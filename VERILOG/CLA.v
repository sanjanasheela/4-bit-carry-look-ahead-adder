==> flow/design.v <==
`timescale 1ns / 1ps
module xor_gate(
    input a, b,
    output xor_out
);
    wire n1, n2, n3;
    nand(n1, a, b);
    nand(n2, a, n1);
    nand(n3, b, n1);
    nand(xor_out, n2, n3);
endmodule
module and_gate(
    input a, b,
    output and_out
);
    wire n1;
    nand(n1, a, b);
    nand(and_out, n1, n1);
endmodule
module or_gate(
    input a, b,
    output or_out
);
    wire n1, n2;
    nand(n1, a, a);
    nand(n2, b, b);
    nand(or_out, n1, n2);
endmodule
module pggen(
    input a, b,
    output p, g
);
    and_gate and1(a, b, g);
    xor_gate xor1(a, b, p);
endmodule
module pgblock(
    input a1, a2, a3, a4,
    input b1, b2, b3, b4,
    output p1, p2, p3, p4,
    output g1, g2, g3, g4
);
    pggen pg1(a1, b1, p1, g1);
    pggen pg2(a2, b2, p2, g2);
    pggen pg3(a3, b3, p3, g3);
    pggen pg4(a4, b4, p4, g4);
endmodule
module cblock (
    input c0,          
    input p1, p2, p3, p4,
    input g1, g2, g3, g4, 
    output c1, c2, c3, c4 
);
    wire w1, w2, w3, w4;          
    wire w5, w6, w7, w8, w9,w10,w11,w12,w13,w14,w15,w16,w17,w18,w19,w20,w21,w22,w23;      
    and_gate and1(p1, c0, w1);
    or_gate or1(w1, g1, c1);
    and_gate and3(p2, p1, w3);         
    and_gate and4(w3, c0, w4);         
    and_gate and5(p2, g1, w5);        
    or_gate or3(w4, w5, w6);           
    or_gate or4(w6, g2, c2);           
    and_gate and6(p3, p2, w7);         
    and_gate and7(w7, p1, w8);        
    and_gate and8(w8, c0, w9);         
    and_gate and9(w7, g1, w10);        
    and_gate and10(p3, g2, w11);       
    or_gate or5(w9, w10, w12);         
    or_gate or6(w12, w11, w13);        
    or_gate or7(w13, g3, c3);          
    and_gate and11(p4, p3, w14);       
    and_gate and12(w14, p2, w15);      
    and_gate and13(w15, p1, w16);      
    and_gate and14(w16, c0, w17);      
    and_gate and15(w15, g1, w18);      
    and_gate and16(w14, g2, w19);      
    and_gate and17(p4, g3, w20);      
    or_gate or8(w17, w18, w21);        
    or_gate or9(w21, w19, w22);        
    or_gate or10(w22, w20, w23);      
    or_gate or11(w23, g4, c4);         
endmodule
module sumblock(
    input p1, p2, p3, p4,
    input c0, c1, c2, c3,
    output s1, s2, s3, s4
);
    xor_gate xor1(p1, c0, s1);
    xor_gate xor2(p2, c1, s2);
    xor_gate xor3(p3, c2, s3);
    xor_gate xor4(p4, c3, s4);
endmodule
module dff(
    input clk, D,
    output reg Q
);
    always @(posedge clk) begin
        Q <= D;
    end
endmodule
module CLA(
    input clk,
    input a1, a2, a3, a4,
    input b1, b2, b3, b4,
    input c0,
    output s1, s2, s3, s4,
    output c4
);
    wire p1, p2, p3, p4;
    wire g1, g2, g3, g4;
    wire c1, c2, c3;
    wire a1_d, a2_d, a3_d, a4_d;
    wire b1_d, b2_d, b3_d, b4_d;
    wire c0_d;
    wire s1_d, s2_d, s3_d, s4_d;
    wire c4_d;
    dff dff_a1(clk, a1, a1_d);
    dff dff_a2(clk, a2, a2_d);
    dff dff_a3(clk, a3, a3_d);
    dff dff_a4(clk, a4, a4_d);
    dff dff_b1(clk, b1, b1_d);
    dff dff_b2(clk, b2, b2_d);
    dff dff_b3(clk, b3, b3_d);
    dff dff_b4(clk, b4, b4_d);
    dff dff_c0(clk, c0, c0_d);
    pgblock pg(
        .a1(a1_d), .a2(a2_d), .a3(a3_d), .a4(a4_d),
        .b1(b1_d), .b2(b2_d), .b3(b3_d), .b4(b4_d),
        .p1(p1), .p2(p2), .p3(p3), .p4(p4),
        .g1(g1), .g2(g2), .g3(g3), .g4(g4)
    );
    cblock carry(
        .c0(c0_d),
        .p1(p1), .p2(p2), .p3(p3), .p4(p4),
        .g1(g1), .g2(g2), .g3(g3), .g4(g4),
        .c1(c1), .c2(c2), .c3(c3), .c4(c4_d)
    );
    sumblock sum(
        .p1(p1), .p2(p2), .p3(p3), .p4(p4),
        .c0(c0_d), .c1(c1), .c2(c2), .c3(c3),
        .s1(s1_d), .s2(s2_d), .s3(s3_d), .s4(s4_d)
    );
    dff dff_s1(clk, s1_d, s1);
    dff dff_s2(clk, s2_d, s2);
    dff dff_s3(clk, s3_d, s3);
    dff dff_s4(clk, s4_d, s4);
    dff dff_c4(clk, c4_d, c4);
endmodule
======== Reports on CLA ========
Tool output for the design above, in the order of the flow.
Line numbers count from 1 in the design file above.
Cell names lack the library's common part.
The mark - stands for no value.
inputs
  design top .............................. CLA
  clock ................................... clk
  cell library ............................ sky130hd
  library corner .......................... tt_025C_1v80

======== Word level ========
Counts by Yosys on the flattened word-level netlist (proc, flatten, opt, wreduce; memories kept). Register bits leave out memories and registers merged into their read ports (data or address); mux counts leave out enables and synchronous resets folded into registers. Print and check cells are left out. Cells with the same type and inputs are merged into one.
operators by class
  bitwise gates (word level) .............. 102
operators with widths
  kind       count
  AND 1 bit  57
  NOT 1 bit  45
word-level totals
  output and inout port bits .............. 5
  register bits after elaboration ......... 14
  word-level cells ........................ 116
  input bits .............................. 10

======== Depth ========
Depth = most cells in a row (Yosys ltp): at word level without a register or memory, in the mapped netlist without a sequential cell, where the memories' decode and read muxes count.
logic depth
  depth in word-level cells ............... 20
  ABC_AREA ................................ 1
  mapped depth ............................ 6
  gate-level depth less buffers ........... 6

======== Synthesis result ========
Source: synth_stat.txt of the flow (Yosys; design flattened, memories mapped). It holds for the ABC_AREA given above (unset counts as 0); a run with the other value may have another netlist.
The area totals of this step are shown rounded.
synthesis totals
  chip area (Yosys) ....................... 0.000462 mm^2
  flip-flop cells ......................... 14
  area of sequential cells ................ 0.00028 mm^2
  buffer cells ............................ 0
  cell count .............................. 42
cells by type
  cell     count  total area (um^2)
  dfxtp_1  14     280.269
  ha_1     4      50.048
  inv_1    8      30.029
  nand2_1  7      26.275
  fa_1     1      20.019
  nand3_1  3      15.014
  nand4_1  2      12.512
  nand3_2  1      10.01
  xnor2_1  1      8.758
  xor2_1   1      8.758

======== Worst setup path after synthesis ========
Source: OpenSTA report_checks on the synthesized netlist (no wires, ideal clock, input and output delay 20% of the period each), path of least setup slack; recovery checks are left aside. Register names are those of the netlist, which keeps one name where synthesis merged equal registers.
path after synthesis
  kind .................................... reg2reg
  from .................................... reg dff_a2.Q
  to ...................................... reg dff_s3.Q
  time at the first pin ................... 0.000 ns
  arrival time ............................ 0.932 ns
  clock period ............................ 1.18 ns
  path slack .............................. 0.128 ns
  path delay .............................. 1.053 ns
  required time ........................... 1.059 ns
  stages on the path ...................... 5
  setup time .............................. 0.121 ns
  buffers on the path ..................... 0
  synthesis period reached ................ 1.052 ns
"path delay" is the arrival time less input delay plus setup time.
"stages on the path" counts driving pins, that of a launching flip-flop among them; a cell with two outputs on the path counts twice.
"synthesis period reached" is the clock period less the worst setup slack; recovery checks do not enter. This is arithmetic on one report: input and output delays are still those of the set period (20% each).
Between the ends stands the longest chain of elaborated cells between them, by number of cells; it is not shown to be the way that was timed. Of several equally long chains one is given.
Each line given opens the expression or statement behind the cell; cells for indexed reads and writes are added by Yosys, which also makes memories of some case tables.
on the way, after synthesis
  cells stage by stage .................... dfxtp_1 > ha_1 > nand3_1 > nand3_2 > xor2_1
  length of the longest elaborated chain .. 18
  elaborated cells between the ends (all ways) .. 24
  classes of those cells .................. 24 x logic
RTL lines, path after synthesis
  element                 RTL line  source
  from (decl)             94        output reg Q
  from (assign)           97        Q <= D;
  AND 1 bit               7         nand(n1, a, b);
  NOT 1 bit               7
  AND 1 bit               8         nand(n2, a, n1);
  NOT 1 bit               8
  AND 1 bit               10        nand(xor_out, n2, n3);
  NOT 1 bit               10
  AND 1 bit (2 in a row)  17        nand(n1, a, b);
  [... 3 more ...]        -
  NOT 1 bit               27        nand(or_out, n1, n2);
  AND 1 bit               7
  NOT 1 bit               7
  AND 1 bit               8
  NOT 1 bit               8
  AND 1 bit               10
  NOT 1 bit               10
  to (assign)             97
  to (decl)               94

Hand-over note for CLA

CLA: 2 stored runs of the Yosys and OpenROAD flow on sky130hd. The settings differ; the order carries no meaning. The constraints put input and output delay at 20% of the set period each and load the outputs with 0.01 pF.

---- entry A ----
settings
  period_ns = 2.73
  CORE_UTILIZATION = 63
  SETUP_SLACK_MARGIN = 0.44
  PLACE_DENSITY_LB_ADDON = 0.29
  ABC_AREA = 1
  GPL_ROUTABILITY_DRIVEN = 1
  CTS_CLUSTER_DIAMETER = 225
  SLEW_MARGIN = 10
  MIN_ROUTING_LAYER = met1
  CAP_MARGIN = 20
  CORE_MARGIN = 2
results
  did not finish, floorplanning stopped with PDN-0185

---- entry B ----
settings
  period_ns = 2.15
  CORE_UTILIZATION = 61
  SETUP_SLACK_MARGIN = 0.3
  PLACE_DENSITY = 0.51
  CORE_ASPECT_RATIO = 0.7
  CORE_MARGIN = 5
  CELL_PAD_IN_SITES_GLOBAL_PLACEMENT = 2
  TNS_END_PERCENT = 40
  GPL_ROUTABILITY_DRIVEN = 0
  MIN_ROUTING_LAYER = met2
  MAX_ROUTING_LAYER = met4
  CAP_MARGIN = 20
  SLEW_MARGIN = 20
results
  did not finish, floorplanning stopped with PDN-0185

End of note.
